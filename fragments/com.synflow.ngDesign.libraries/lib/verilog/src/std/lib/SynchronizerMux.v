==> flow/design.v <==
module SynchronizerFF
  #(parameter stages = 2)
  (
    input reset_n,
    input din_clock,
    input dout_clock,
    input din,
    output dout
  );
  reg [stages - 1 : 0] ff;
  assign dout = ff[stages - 1];
  integer i;
  always @(negedge reset_n or posedge dout_clock)
    if (~reset_n) begin
      ff <= 0;
    end else begin
      for (i = stages - 1; i > 0; i = i - 1) begin
        ff[i] <= ff[i - 1];
      end
      ff[0] <= din;
    end
endmodule
module SynchronizerMux
  #(parameter width = 32, parameter stages = 2)
  (
    input reset_n,
    input din_clock,
    input dout_clock,
    input din_valid,
    input [width - 1 : 0] din,
    output reg [width - 1 : 0] dout
  );
  wire control_sync;
  SynchronizerFF #(
    .stages(stages)
  )
  sync(
    .reset_n(reset_n),
    .din_clock(din_clock),
    .dout_clock(dout_clock),
    .din(din_valid),
    .dout(control_sync)
  );
  always @(negedge reset_n or posedge dout_clock)
    if (~reset_n) begin
      dout <= 0;
    end else begin
      if (control_sync)
        dout <= din;
    end
endmodule
### Step by step through the tools: SynchronizerMux

The steps from the RTL of SynchronizerMux to its reports follow in flow order.
Lines are those of the file above, counted from 1.
Operators carry their Yosys type and port widths (W data, S select, Z words).
Library cell names are shortened.
The mark -- stands for no value.

| design | value |
|---|---|
| top | SynchronizerMux |
| clock | dout_clock |
| library | sky130hd |
| corner | tt_025C_1v80 |

### After elaboration

Source: Yosys, flattened and elaborated, memories not mapped. Widths are those after wreduce; folded enables and synchronous resets count as part of the registers. Registers that Yosys merges into a memory's read port (data or address) are not register bits. Print and check cells do not count. Equal cells are merged and count once.

| storage and ports | value |
|---|---|
| register bits | 34 |

### Depth

Longest topological path by Yosys (ltp), each cell counted once; first at word level (registers and memories cut), then after technology mapping (sequential cells cut; the memories' decode and read muxes count).

| logic depth | value |
|---|---|
| word-level depth | 0 |
| ABC_AREA | 0 |
| gate-level depth with buffers | 3 |

### Mapped cells and area

Yosys stat after the flow's synthesis: flattened, memories mapped to cells. It holds for the ABC_AREA given above (unset counts as 0); a run with the other value may have another netlist.

Cell types:

| cell type | number | area in all (um^2) |
|---|---|---|
| dfrtp_1 | 34 | 850.816 |
| mux2_4 | 30 | 450.432 |
| buf_12 | 3 | 60.058 |
| mux2_2 | 2 | 22.522 |
| buf_6 | 1 | 11.261 |

| synthesis totals | value |
|---|---|
| cell count | 70 |
| cell area after synthesis | 1,395.1 um^2 |
| area of sequential cells | 850.8 um^2 |
| mapped flip-flops | 34 |
| buffer cells | 4 |

By module: a second synthesis without flattening, with its own total; a netlist apart from the flattened one above.

| second synthesis, totals | value |
|---|---|
| cells (unflattened synthesis) | 70 |
| area (unflattened synthesis) | 1,395.1 um^2 |

Each row is one instance without its submodules.

By module:

| module | times used | cells | area (um^2) | sequential area (um^2) |
|---|---|---|---|---|
| SynchronizerMux | 1 | 68 | 1,345.0 | 800.8 |
| SynchronizerFF #(stages=2) | 1 | 2 | 50.0 | 50.0 |

### Worst setup path after synthesis

Path of least setup slack by OpenSTA after synthesis, without wires, with an ideal clock, recovery checks aside; 20% of the period is set as input and as output delay. Where synthesis merged equal registers, the netlist keeps one of their names.

| path post-synthesis | value |
|---|---|
| path kind | register to register |
| from | register sync.ff[1] |
| to | register dout[0] |
| period | 1,610 ps |
| arrival time | 908 ps |
| data required time | 1,485 ps |
| path slack | 576 ps |
| delay of the path | 1,033 ps |
| driving pins on the path | 4 |
| path buffers | 2 |
| synthesis period reached | 1,034 ps |

"delay of the path" is the arrival time less input delay plus setup time.
"driving pins on the path": output pins that drive a net of the path, with the launching flip-flop's if there is one; two outputs of one cell count as two.
"synthesis period reached" is the clock period less the worst setup slack; recovery checks do not enter. This is arithmetic on one report: input and output delays are still those of the set period (20% each).

| between the ends, post-synthesis | value |
|---|---|
| path through | dfrtp_1 buf_6 buf_12 mux2_4 |
| length of the longest elaborated chain | 0 |
| elaborated cells between the ends (all ways) | 0 |
| source lines of those cells | 0 |

Ends and longest elaborated chain, post-synthesis:

| what | RTL line | RTL |
|---|---|---|
| start: declaration | 10 | `reg [stages - 1 : 0] ff;` |
| start: assignment | 15 | `ff <= 0;` |
| start: assignment | 18 | `ff[i] <= ff[i - 1];` |
| end: assignment | 46 | `dout <= 0;` |
| end: assignment | 49 | `dout <= din;` |
| end: declaration | 31 | `output reg [width - 1 : 0] dout` |

### Timing after layout

Path of least setup slack in the final report of run 1 (OpenROAD, finished layout, wires in). Where an end is a register, its clock arrival counts in the times.
The path's times are printed in steps of 10 ps; the period is the one set.

| path post-layout | value |
|---|---|
| path kind | register to output |
| from | register dout[1] |
| to | output port dout[1] |
| period | 1,770 ps |
| external output delay | 350 ps |
| arrival time | 1,260 ps |
| data required time | 1,420 ps |
| path slack | 160 ps |
| driving pins on the path | 2 |
| path buffers | 1 |

| between the ends, post-layout | value |
|---|---|
| path through | dfrtp_1 clkdlybuf4s50_1 |
| length of the longest elaborated chain | 0 |
| elaborated cells between the ends (all ways) | 0 |
| source lines of those cells | 0 |

Ends and longest elaborated chain, post-layout:

| what | RTL line | RTL |
|---|---|---|
| start: declaration | 31 | `output reg [width - 1 : 0] dout` |
| start: assignment | 46 | `dout <= 0;` |
| start: assignment | 49 | `dout <= din;` |
| end: declaration | 31 |  |

Ticket comment

Measured data: module SynchronizerMux, platform sky130hd, 2 stored runs of the flow under differing settings, order arbitrary. Input and output delays are each 20% of the period that was set; the output load is 0.01 pF.
"time used up by the worst setup path" = time allowed to the worst setup path (clock period - input delay - output delay, where it has them) - its slack; a late launch clock adds to it, a late capture clock takes from it.
"total power of the final layout": no workload was simulated; the value follows from the tool's default switching activity.
"time used up by the worst setup path" is given in steps of 10 ps.
Among the settings, . means not set for that run.

| stored run | period_ns | CAP_MARGIN | CORE_MARGIN | CORE_UTILIZATION | SLEW_MARGIN | SETUP_SLACK_MARGIN | PLACE_DENSITY | CTS_CLUSTER_SIZE | MIN_ROUTING_LAYER | MAX_ROUTING_LAYER | mapped cell area after synthesis (um^2) | time used up by the worst setup path (ps) | worst setup path kind | post-layout utilization | standard-cell area after layout (um^2) | smallest setup slack (ps) | total die area (um^2) | total power of the final layout (mW) |
|---|---|---|---|---|---|---|---|---|---|---|---|---|---|---|---|---|---|---|
| run 1 | 1.77 | 20 | 2 | 40 | 20 | . | . | . | . | . | 1,395.1 | 1,260 | register to output | 0.641 | 2,138.3 | 160 | 3,975.9 | 1.763 |
| run 2 | 1.05 | 20 | 2 | 50 | 20 | 0.2 | 0.62 | 55 | met2 | met5 | 1,395.1 | 910 | register to output | 0.808 | 2,189.6 | -65 | 3,228.5 | 3.033 |
